==> flow/design.v <==
module LZ77_Decoder(clk,reset,code_pos,code_len,chardata,encode,finish,char_nxt);
input 				clk;
input 				reset;
input 		[3:0] 	code_pos;
input 		[2:0] 	code_len;
input 		[7:0] 	chardata;
output reg 			encode;
output reg 			finish;
output reg	[7:0] 	char_nxt;
reg [2:0] Count, NextCount;
reg [7:0] buffer [8:0];
reg [7:0] char_tmp;
integer i;
always @(posedge clk, posedge reset) begin
	if(reset) begin
		for (i=0; i<9; i=i+1) begin
			buffer[i] <= 8'h0;
		end
		Count  <= 3'b0;
		finish <= 1'b0;  
		encode <= 1'b0;  
	end
	else begin
		for (i=1; i<9; i=i+1) begin
			buffer[i] <= buffer[i-1];
		end
		Count <= NextCount;
		buffer[0] <= char_tmp;
		char_nxt  <= char_tmp; 
		finish <= (char_tmp == 8'h24) ? 1'b1 : 1'b0;
	end
end
always @(*) begin
	if(code_len == 3'b0 || Count == code_len) begin
		NextCount = 3'b0;
		char_tmp = chardata;  
	end
	else begin
		NextCount = Count + 3'b1;
		char_tmp = buffer[code_pos];
	end
end
endmodule
# ---- From RTL to reports: LZ77_Decoder
# The steps from the RTL of LZ77_Decoder to its reports follow in flow order.
# Lines are those of the file above, counted from 1.
# Operators carry their Yosys type and port widths (W data, S select, Z words).
# Library cell names are shortened.
# A cell with -- has no value.
dict set report design {
  design {LZ77_Decoder}
  clock {clk}
  library {sky130hd}
  lib_corner {tt_025C_1v80}
}

# ---- After elaboration
# Counts by Yosys on the flattened word-level netlist (proc, flatten, opt, wreduce). Print and check cells are left out. Cells with the same type and inputs are merged into one.
dict set report op_classes {
  add_sub_neg 1
  mul 0
  div_mod_pow 0
  n_cmp 0
  eq_ne 10
  shift 0
  muxes 4
  n_logic 0
  n_reduce_logical 3
}
# cell count
set op_table {}
lappend op_table {{$pmux W8 S9} 1}
lappend op_table {{$eq A4 B3 Y1 const B} 4}
lappend op_table {{$eq A4 B2 Y1 const B} 2}
lappend op_table {{$eq A8 B6 Y1 const B} 1}
lappend op_table {{$mux W8} 1}
lappend op_table {{$eq A4 B1 Y1 const B} 1}
lappend op_table {{$eq A4 B4 Y1 const B} 1}
lappend op_table {{$logic_not A4 Y1} 1}
lappend op_table {{$add A3 B1 Y3 const B} 1}
lappend op_table {{$eq A3 B3 Y1} 1}
lappend op_table {{$logic_not A3 Y1} 1}
lappend op_table {{$mux W3} 1}
lappend op_table {{$logic_or A1 B1 Y1} 1}
lappend op_table {{$mux W1} 1}
dict set report word_totals {
  regBits 84
  latch_bits 0
  ram_bits 0
  romBits 0
  clocked_rd_ports_x_width 0
  mem_count 0
  inputBits 17
  output_inout_bits 10
  wordCells 30
}

# ---- Depth
# Yosys ltp: most cells in a row. Word level: on the elaborated netlist, between registers, memories and ports. Mapped: between sequential cells and ports; inverters and the memories' decode and read muxes count.
dict set report depth {
  ltp_word 5
  abc_area 0
  ltp_mapped 10
  depth_no_buf 7
}

# ---- Synthesis result
# Yosys stat after the flow's synthesis: flattened, memories mapped to cells. It holds for the ABC_AREA given above (unset counts as 0); a run with the other value may have another netlist.
# Totals and module areas in this step are rounded.
# cell count area_total_um2
set by_type {}
lappend by_type {dfrtp_1 76 1.9E+03}
lappend by_type {edfxtp_1 8 240.23}
lappend by_type {o22ai_1 11 68.816}
lappend by_type {mux2_2 6 67.565}
lappend by_type {a32oi_1 7 61.309}
lappend by_type {nor3b_1 7 52.55}
lappend by_type {a31oi_1 7 43.792}
lappend by_type {o21ai_0 8 40.038}
lappend by_type {nor2_1 10 37.536}
lappend by_type {nand3_1 7 35.034}
lappend by_type {inv_1 9 33.782}
lappend by_type {nand2_1 9 33.782}
lappend by_type {nor2b_1 5 31.28}
lappend by_type {o211ai_1 4 30.029}
lappend by_type {buf_2 5 25.024}
lappend by_type {a22oi_1 3 22.522}
lappend by_type {buf_6 2 22.522}
lappend by_type {mux4_2 1 22.522}
# Other cell types: 32; their cells: 48.
dict set report mapped {
  cell_count 233
  mapped_area_um2 3153
  sequential_area_um2 2142
  ff_cells 84
  buf_cells 12
}

# ---- Timing after synthesis
# Source: OpenSTA report_checks on the synthesized netlist (no wires, ideal clock, input and output delay 20% of the period each), path of least setup slack; recovery checks are left aside. Register names are those of the netlist, which keeps one name where synthesis merged equal registers.
dict set report synth_path {
  kind {input to register}
  start {input reset}
  end {register char_nxt[0]}
  period_ps 3080
  in_delay_ps 616
  setup_time_ps 442
  t_first_pin_ps 616
  arrival_time_ps 2339
  t_required_ps 2638
  setup_slack_ps 299
  path_delay_ps 2165
  path_stages 1
  n_path_buf 0
  period_less_setup_slack_ps 2781
}
# "path_delay_ps" is the arrival time less input delay plus setup time.
# "path_stages": output pins that drive a net of the path, with the launching flip-flop's if there is one; two outputs of one cell count as two.
# "period_less_setup_slack_ps" is the clock period less the worst setup slack; recovery checks do not enter. This is arithmetic on one report: input and output delays are still those of the set period (20% each).
dict set report synth_between {
  cell_sequence {inv_1}
  elab_chain_cells 0
  cells_between 0
  lines_between 0
}
# item line_no
set synth_rtl {}
lappend synth_rtl {{from (decl)} 3} ;# input reset;
lappend synth_rtl {{to (assign)} 29} ;# char_nxt <= char_tmp;
lappend synth_rtl {{to (decl)} 9} ;# output reg [7:0] char_nxt;

# ---- Worst path after layout
# Path of least setup slack in the final report of record 1 (OpenROAD, finished layout, wires in). Where an end is a register, its clock arrival counts in the times.
# The report prints the path's times to 10 ps; the period is as set.
dict set report layout_path {
  kind {input to register}
  start {input code_pos[0]}
  end {register finish}
  period_ps 3130
  in_delay_ps 630
  setup_time_ps 60
  t_first_pin_ps 630
  arrival_time_ps 2960
  t_required_ps 3420
  setup_slack_ps 450
  path_stages 8
  n_path_buf 1
}
# Between the ends stands the longest chain of elaborated cells between them, by number of cells; it is not shown to be the way that was timed. Of several equally long chains one is given.
# A line is the first line of the expression or statement that the cell stems from. Yosys adds cells for indexed reads and writes and turns some case tables into memories.
dict set report layout_between {
  cell_sequence {clkdlybuf4s50_1 > or4b_4 > nor2_2 > o22ai_1 > o32a_1 > mux2_4 > a211oi_2 > and4b_1}
  elab_chain_cells 5
  cells_between 13
  lines_between 3
  cone_classes {9 x eq/ne; 3 x mux; 1 x reduce/logical}
}
# item line_no
set layout_rtl {}
lappend layout_rtl {{from (decl)} 4} ;# input [3:0] code_pos;
lappend layout_rtl {{$eq A4 B4 Y1} 40} ;# char_tmp = buffer[code_pos];
lappend layout_rtl {{$pmux W8 S9} 40}
lappend layout_rtl {{$mux W8} 34} ;# if(code_len == 3'b0 || Count == code_len) begin
lappend layout_rtl {{$eq A8 B6 Y1} 30} ;# finish <= (char_tmp == 8'h24) ? 1'b1 : 1'b0;
lappend layout_rtl {{$mux W1} 30}
lappend layout_rtl {{to (assign)} 20} ;# finish <= 1'b0;
lappend layout_rtl {{to (assign)} 30}
lappend layout_rtl {{to (decl)} 8} ;# output reg finish;
# Some nets on the timed path still bear RTL names; the line given drives or declares the net.
# net line_no
set layout_nets {}
lappend layout_nets {char_tmp[7] 34}

# Flow runs of LZ77_Decoder

Record of 2 stored runs of the RTL-to-layout flow on LZ77_Decoder, platform sky130hd. The runs are unordered. Constraints: input delay and output delay 20% of the set period each, output load 0.01 pF.
"period_reached_ps": clock period set for the run, less the worst setup slack. It is reckoned from that one timing run; input and output delays stay at 20% of the period that was set.
By "worst_setup_path_time_ps" is meant the share of the clock period that the worst setup path is allowed (20% is reserved at inputs, 20% at outputs), minus its slack. Clock arrival times at its registers enter into it.
"design_power_mw" rests on the timing tool's default activity at the inputs, not on a simulated workload.
"worst_setup_path_time_ps" is known to 10 ps.
Results are given in rounded form.

[flow] record 1: files
==> flow/run.sh <==
#!/bin/bash
# the make line also repeats the synthesis and layout settings of config.mk as NAME=value (left out here)
make -C /OpenROAD-flow-scripts/flow DESIGN_CONFIG=/design/flow/config.mk WORK_HOME=/design/flow/orfs CLKGATE_MAP_FILE= finish
==> flow/config.mk <==
export PLATFORM = sky130hd
export DESIGN_NAME = LZ77_Decoder
export DESIGN_NICKNAME = LZ77_Decoder
export VERILOG_FILES = /design/flow/design.v
export SDC_FILE = /design/flow/constraint.sdc
export NUM_CORES = 4
export LEC_CHECK = 0
export CAP_MARGIN = 20
export CORE_MARGIN = 2
export CORE_UTILIZATION = 40
export SETUP_SLACK_MARGIN = 0.07
export SLEW_MARGIN = 20
==> flow/constraint.sdc <==
create_clock -name core_clock -period 3.13 [get_ports {clk}]
set_input_delay 0.6260 -clock core_clock [delete_from_list [all_inputs] [get_ports {clk}]]
set_output_delay 0.6260 -clock core_clock [all_outputs]
set_load 0.01 [all_outputs]

[flow] record 1: metrics
[metrics] final_setup_tns_ps = 0
[metrics] timing.hold.ws_ps = 367
[metrics] util_pct = 49.8
[metrics] cell_area_final_um2 = 3829
[metrics] worst_setup_path_time_ps = 2050
[metrics] worstPathKind = input to register
[metrics] design_power_mw = 3.147
[metrics] timing.setup.ws_ps = 455
[metrics] dieArea_um2 = 8609
[metrics] period_reached_ps = 2675
[metrics] synthArea_um2 = 3153

[flow] record 2: files
==> flow/run.sh <==
#!/bin/bash
# the make line also repeats the synthesis and layout settings of config.mk as NAME=value (left out here)
make -C /OpenROAD-flow-scripts/flow DESIGN_CONFIG=/design/flow/config.mk WORK_HOME=/design/flow/orfs CLKGATE_MAP_FILE= finish
==> flow/config.mk <==
export PLATFORM = sky130hd
export DESIGN_NAME = LZ77_Decoder
export DESIGN_NICKNAME = LZ77_Decoder
export VERILOG_FILES = /design/flow/design.v
export SDC_FILE = /design/flow/constraint.sdc
export NUM_CORES = 4
export LEC_CHECK = 0
export ABC_AREA = 1
export CAP_MARGIN = 20
export CORE_ASPECT_RATIO = 1.35
export CORE_MARGIN = 2
export CORE_UTILIZATION = 60
export CTS_CLUSTER_DIAMETER = 156
export CTS_CLUSTER_SIZE = 64
export GPL_ROUTABILITY_DRIVEN = 0
export PLACE_DENSITY_LB_ADDON = 0.09
export SETUP_SLACK_MARGIN = 0.58
export SLEW_MARGIN = 20
==> flow/constraint.sdc <==
create_clock -name core_clock -period 2.23 [get_ports {clk}]
set_input_delay 0.4460 -clock core_clock [delete_from_list [all_inputs] [get_ports {clk}]]
set_output_delay 0.4460 -clock core_clock [all_outputs]
set_load 0.01 [all_outputs]

[flow] record 2: metrics
[metrics] period_reached_ps = 1522
[metrics] worst_setup_path_time_ps = 1520
[metrics] worstPathKind = register to register
[metrics] timing.hold.ws_ps = 374
[metrics] util_pct = 73.7
[metrics] dieArea_um2 = 5976
[metrics] timing.setup.ws_ps = 708
[metrics] synthArea_um2 = 3221
[metrics] cell_area_final_um2 = 3890
[metrics] design_power_mw = 4.332
[metrics] final_setup_tns_ps = 0
